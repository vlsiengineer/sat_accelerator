==> flow/design.v <==
module SAT_accelerator #(parameter truthVal=32'd0) (outCNF,clk,resetClause,negCtrl,enableClause,varPos,resetCNF,enableCNF);
output reg outCNF;  
input clk,resetClause,enableClause;
input negCtrl;
input unsigned[4:0] varPos;
input resetCNF,enableCNF;
reg[31:0] accTruthVal = truthVal;
reg clauseOut;
wire[1:0] inORgate;
wire[1:0] inANDgate;
assign inORgate[0] = negCtrl?(~accTruthVal[varPos]):(accTruthVal[varPos]);
assign inORgate[1] = clauseOut;
assign inANDgate[0] = clauseOut;
assign inANDgate[1] = outCNF;
always@(posedge clk or negedge resetClause)
begin
if(~resetClause) begin
clauseOut <= 1'b0;
end
else begin
if(enableClause) begin
clauseOut <= |inORgate;
end
else begin
clauseOut <= clauseOut;
end
end
end
always@(posedge clk or negedge resetCNF)
begin
if(~resetCNF) begin
outCNF <= 1'b1;
end
else begin
if(enableCNF) begin
outCNF <= &inANDgate;
end
else begin
outCNF <= outCNF;
end
end
end
endmodule
module SAT_accelerator_top #(parameter N=4) (outSATRes,clk,resetN,command);
output reg outSATRes;
input clk, resetN;
input [7:0] command;
wire ResetN_Clause, ResetN_CNF, Clause_En, CNF_En;
wire [4:0] varPos;
wire negCtrl;
wire[(N-1):0] outCNF;
SAT_synchronizer SAT_sync( .ResetN_Clause(ResetN_Clause), .ResetN_CNF(ResetN_CNF), .Clause_En(Clause_En), .CNF_En(CNF_En), .varPos(varPos), .negCtrl(negCtrl), .clk(clk), .resetN(resetN), .command(command));
genvar i;
generate
for (i=0;i<N;i=i+1) begin : generate_blocks
localparam truthVal = i*1;  
SAT_accelerator #(.truthVal(truthVal)) SAT_acc( .outCNF(outCNF[i]), .clk(clk),.resetClause(ResetN_Clause),.negCtrl(negCtrl),.enableClause(Clause_En),.varPos(varPos),.resetCNF(ResetN_CNF),.enableCNF(CNF_En));
end
endgenerate
always@(posedge clk or negedge resetN)
begin
if(~resetN) begin
outSATRes <= 1'b0;
end
else begin
outSATRes <= |outCNF;
end
end
endmodule
module SAT_synchronizer (
  output reg ResetN_Clause,
  output reg ResetN_CNF,
  output reg Clause_En,
  output reg CNF_En,
  output reg [4:0] varPos,
  output reg negCtrl,
  input wire clk,
  input wire resetN,
  input wire [7:0] command
);
  parameter 
  RESET_SAT          = 2'b00,   
  COMPUTE_CLAUSE = 2'b01,   
  COMPUTE_CNF    = 2'b10,   
  RESET_CLAUSE     = 2'b11;     
  wire [1:0] state = command[7:6];
  always @(posedge clk or negedge resetN) begin
  if(~resetN) begin
        ResetN_Clause <= 1'b0;
        ResetN_CNF <= 1'b0;
        Clause_En <= 1'b0;
        CNF_En <= 1'b0;
        varPos <= 5'b00000;
        negCtrl <= 1'b0;
  end
  else begin
  case (state)
      RESET_SAT         : 
	  begin
        ResetN_Clause <= 1'b0;
        ResetN_CNF <= 1'b0;
        Clause_En <= 1'b0;
        CNF_En <= 1'b0;
        varPos <= command[5:1];
        negCtrl <= command[0];
		end
      COMPUTE_CLAUSE:
	  begin
        ResetN_Clause <= 1'b1;
        ResetN_CNF <= 1'b1;
        Clause_En <= 1'b1;
        CNF_En <= 1'b0;
        varPos <= command[5:1];
        negCtrl <= command[0];
		end
      COMPUTE_CNF:
	  begin
        ResetN_Clause <= 1'b1;
        ResetN_CNF <= 1'b1;
        Clause_En <= 1'b0;
        CNF_En <= 1'b1;
        varPos <= command[5:1];
        negCtrl <= command[0];
		end
      RESET_CLAUSE    :
	  begin
        ResetN_Clause <= 1'b0;
        ResetN_CNF <= 1'b1;
        Clause_En <= 1'b0;
        CNF_En <= 1'b0;
        varPos <= command[5:1];
        negCtrl <= command[0];
		end
      default       :
	  begin
        ResetN_Clause <= 1'b0;
        ResetN_CNF <= 1'b0;
        Clause_En <= 1'b0;
        CNF_En <= 1'b0;
        varPos <= 5'b00000;
        negCtrl <= 1'b0;
		end
    endcase
  end
  end
endmodule
Tool chain data of SAT_accelerator_top
The steps from the RTL of SAT_accelerator_top to its reports follow in flow order.
Lines are those of the file above, counted from 1.
Library cell names are shortened.
The mark - stands for no value.
- design top: SAT_accelerator_top
- clock input: clk
- standard-cell library: sky130hd
- corner: tt_025C_1v80

Elaborated design
Counts by Yosys on the flattened word-level netlist (proc, flatten, opt, wreduce; memories kept). Register bits leave out memories and registers merged into their read ports (data or address); mux counts leave out enables and synchronous resets folded into registers. Print and check cells are left out. Cells with the same type and inputs are merged into one.
- register bits after elaboration at 19
- input bits: 10
- elaborated cells at 52
- equal/unequal tests: 3
- noted shift operators: 4
- multiplexer cells: 10
- bitwise operators at 4
- reductions and logical operators at 16
- operator list (kind ; count):
    indexed select 32 x 5 -> 1 bit with constant A ; 4
    OR reduction 2 bit ; 6
    OR reduction 3 bit ; 3
    AND reduction 2 bit ; 4
    OR reduction 4 bit ; 2
    case mux 1 bit (select 2 bit) ; 4
    two-way mux 5 bit ; 1
    two-way mux 1 bit ; 5
    NOT 1 bit ; 4
    == test 2 bit with constant B ; 2
    == test 2 x 1 -> 1 bit with constant B ; 1
    logical NOT 2 bit ; 1

Logic depth
Longest topological path by Yosys (ltp), each cell counted once; first at word level (registers and memories cut), then after technology mapping (sequential cells cut; the memories' decode and read muxes count).
- depth after elaboration: 4
- ABC_AREA at 0
- mapped depth: 3
- gate-level depth less buffers at 3

After synthesis
Yosys stat after the flow's synthesis: flattened, memories mapped to cells. It holds for the ABC_AREA given above (unset counts as 0); a run with the other value may have another netlist.
The area totals of this step are shown rounded.
- mapped cells: 47
- noted mapped area: 670 sq um
- noted sequential area: 480 sq um
- noted flip-flop cells: 19
- buffers: 0
- cells by type (cell type ; count):
    dfrtp_1 ; 15
    dfstp_2 ; 4
    ha_1 ; 3
    a21boi_0 ; 4
    inv_1 ; 7
    nor4_4 ; 1
    nand3_1 ; 3
    nand3b_1 ; 2
    nand4b_1 ; 1
    nand2_1 ; 2
    or4_1 ; 1
    a31oi_1 ; 1
    nand4_1 ; 1
    or2_2 ; 1
    nor2_1 ; 1
By module: a second synthesis without flattening, with its own total; a netlist apart from the flattened one above.
- cells (unflattened synthesis) at 50
- area total of the unflattened synthesis: 700 sq um
Rows give one instance, submodules left out.
- modules (module ; instances ; cells ; area (sq um) ; sequential area (sq um)):
    SAT_synchronizer ; 1 ; 16 ; 300 ; 250
    SAT_accelerator #(truthVal=2) ; 1 ; 10 ; 110 ; 51
    SAT_accelerator #(truthVal=1) ; 1 ; 9 ; 100 ; 51
    SAT_accelerator #(truthVal=3) ; 1 ; 7 ; 91 ; 51
    SAT_accelerator #(truthVal=0) ; 1 ; 6 ; 70 ; 51
    SAT_accelerator_top ; 1 ; 2 ; 33 ; 25

Timing after synthesis
OpenSTA on the mapped netlist: ideal clock, no wires. The path of least setup slack (recovery checks aside). Input and output delay are each 20% of the period. Register names are those of the netlist, which keeps one name where synthesis merged equal registers.
- path type: register to register
- start point: register SAT_sync.varPos[4]
- end point: register generate_blocks[2].SAT_acc.clauseOut
- period: 1.98 ns
- noted setup time: 0.130 ns
- launch time at the first pin: 0.000 ns
- arrival time at 0.925 ns
- noted data required time: 1.850 ns
- setup slack: 0.925 ns
- noted delay of the path: 1.055 ns
- noted stages on the path: 4
- period reached after synthesis at 1.055 ns
"delay of the path" = arrival - input delay + setup time.
"stages on the path" counts driving pins, that of a launching flip-flop among them; a cell with two outputs on the path counts twice.
"period reached after synthesis" = period - worst setup slack (recovery checks aside). The figure is calculated, with input and output delays left at 20% of the set period.
The rows between start and end are the longest chain of elaborated cells between them; the timing report does not say that the signal goes this way. Where chains are equally long, one stands for them.
Each line given opens the expression or statement behind the cell; cells for indexed reads and writes are added by Yosys, which also makes memories of some case tables.
A register here has more assigning lines than the two given.
- cells stage by stage: dfrtp_1 nor4_4 or2_2 nand4_1
- cells in the longest elaborated chain at 4
- elaborated cells between the ends (all ways): 4
- RTL lines with such cells: 2
- those cells by class: shift (1); mux (1); logic (1); reduce/logical (1)
- ends and longest elaborated chain, post-synthesis (item ; line ; source):
    from (decl) ; 75 ; output reg [4:0] varPos,
    from (assign) ; 104 ; varPos <= command[5:1];
    from (assign) ; 113 ; varPos <= command[5:1];
    indexed select 32 x 5 -> 1 bit ; 11 ; assign inORgate[0] = negCtrl?(~accTruthVal[varPos]):(accTruthVal[varPos]);
    NOT 1 bit ; 11 ;
    two-way mux 1 bit ; 11 ;
    OR reduction 2 bit ; 22 ; clauseOut <= |inORgate;
    to (assign) ; 22 ;
    to (assign) ; 25 ; clauseOut <= clauseOut;
    to (decl) ; 8 ; reg clauseOut;

Timing after layout
From the final timing report of run B: the path of least setup slack in the routed layout; clock arrival at registers is part of the times.
- path type: register to output
- start point: register outSATRes
- end point: output port outSATRes
- period: 1.8 ns
- output delay at 0.36 ns
- launch time at the first pin: 0.27 ns
- arrival time at 0.92 ns
- noted data required time: 1.44 ns
- setup slack: 0.52 ns
- noted stages on the path: 2
- cells stage by stage: dfrtp_1 dlygate4sd2_1
- cells in the longest elaborated chain at 0
- elaborated cells between the ends (all ways): 0
- RTL lines with such cells: 0
- ends and longest elaborated chain, post-layout (item ; line ; source):
    from (decl) ; 45 ; output reg outSATRes;
    from (assign) ; 63 ; outSATRes <= 1'b0;
    from (assign) ; 66 ; outSATRes <= |outCNF;
    to (decl) ; 45 ;

Lab notebook: SAT_accelerator_top

Settings and measured results of 2 stored flow runs for module SAT_accelerator_top (sky130hd), not sorted in any way. The constraints put input and output delay at 20% of the set period each and load the outputs with 0.01 pF.
By "reached clock period" is meant the clock period of the run minus its worst setup slack. This is arithmetic on one report: input and output delays are still those of the set period (20% each).
By "critical setup path time" is meant the share of the clock period that the worst setup path is allowed (20% is reserved at inputs, 20% at outputs), minus its slack. Clock arrival times at its registers enter into it.
By "overall power" is meant OpenSTA's value without simulated activity: inputs other than the clock are taken to toggle once in ten clock periods, and the tool carries that through the logic.
The results are shown rounded.

Run A

==> flow/run.sh <==
#!/bin/bash
# the make line also repeats the synthesis and layout settings of config.mk as NAME=value (left out here)
make -C /OpenROAD-flow-scripts/flow DESIGN_CONFIG=/design/flow/config.mk WORK_HOME=/design/flow/orfs CLKGATE_MAP_FILE= finish
==> flow/config.mk <==
export PLATFORM = sky130hd
export DESIGN_NAME = SAT_accelerator_top
export DESIGN_NICKNAME = SAT_accelerator_top
export VERILOG_FILES = /design/flow/design.v
export SDC_FILE = /design/flow/constraint.sdc
export NUM_CORES = 4
export LEC_CHECK = 0
export ABC_AREA = 0
export CAP_MARGIN = 35
export CORE_ASPECT_RATIO = 0.88
export CORE_MARGIN = 2
export CORE_UTILIZATION = 65
export CTS_CLUSTER_DIAMETER = 111
export GPL_ROUTABILITY_DRIVEN = 1
export MAX_ROUTING_LAYER = met5
export MIN_ROUTING_LAYER = met2
export PLACE_DENSITY_LB_ADDON = 0.15
export SETUP_SLACK_MARGIN = 0.05
export SLEW_MARGIN = 20
export TNS_END_PERCENT = 25
==> flow/constraint.sdc <==
create_clock -name core_clock -period 1.19 [get_ports {clk}]
set_input_delay 0.2380 -clock core_clock [delete_from_list [all_inputs] [get_ports {clk}]]
set_output_delay 0.2380 -clock core_clock [all_outputs]
set_load 0.01 [all_outputs]

Run A: not finished: floorplanning ended with error PDN-0185.

Run B

==> flow/run.sh <==
#!/bin/bash
# the make line also repeats the synthesis and layout settings of config.mk as NAME=value (left out here)
make -C /OpenROAD-flow-scripts/flow DESIGN_CONFIG=/design/flow/config.mk WORK_HOME=/design/flow/orfs CLKGATE_MAP_FILE= finish
==> flow/config.mk <==
export PLATFORM = sky130hd
export DESIGN_NAME = SAT_accelerator_top
export DESIGN_NICKNAME = SAT_accelerator_top
export VERILOG_FILES = /design/flow/design.v
export SDC_FILE = /design/flow/constraint.sdc
export NUM_CORES = 4
export LEC_CHECK = 0
export CAP_MARGIN = 20
export CORE_MARGIN = 2
export CORE_UTILIZATION = 58
export CTS_CLUSTER_SIZE = 71
export GPL_TIMING_DRIVEN = 1
export MIN_ROUTING_LAYER = met1
export PLACE_DENSITY_LB_ADDON = 0.09
export SETUP_SLACK_MARGIN = 0.45
export SLEW_MARGIN = 40
==> flow/constraint.sdc <==
create_clock -name core_clock -period 1.8 [get_ports {clk}]
set_input_delay 0.3600 -clock core_clock [delete_from_list [all_inputs] [get_ports {clk}]]
set_output_delay 0.3600 -clock core_clock [all_outputs]
set_load 0.01 [all_outputs]

Measured in run B:
- noted the die size: 1400 sq um
- noted the netlist area reported by Yosys: 670 sq um
- overall power at 680 µW
- noted the worst slack on setup checks: 0.52 ns
- standard-cell area of the final layout: 810 sq um
- reached clock period at 1.282 ns
- noted the critical setup path time: 0.92 ns
- critical path kind: register to output
- post-layout utilization: 74 %
- summed negative setup slack at 0.000 ns
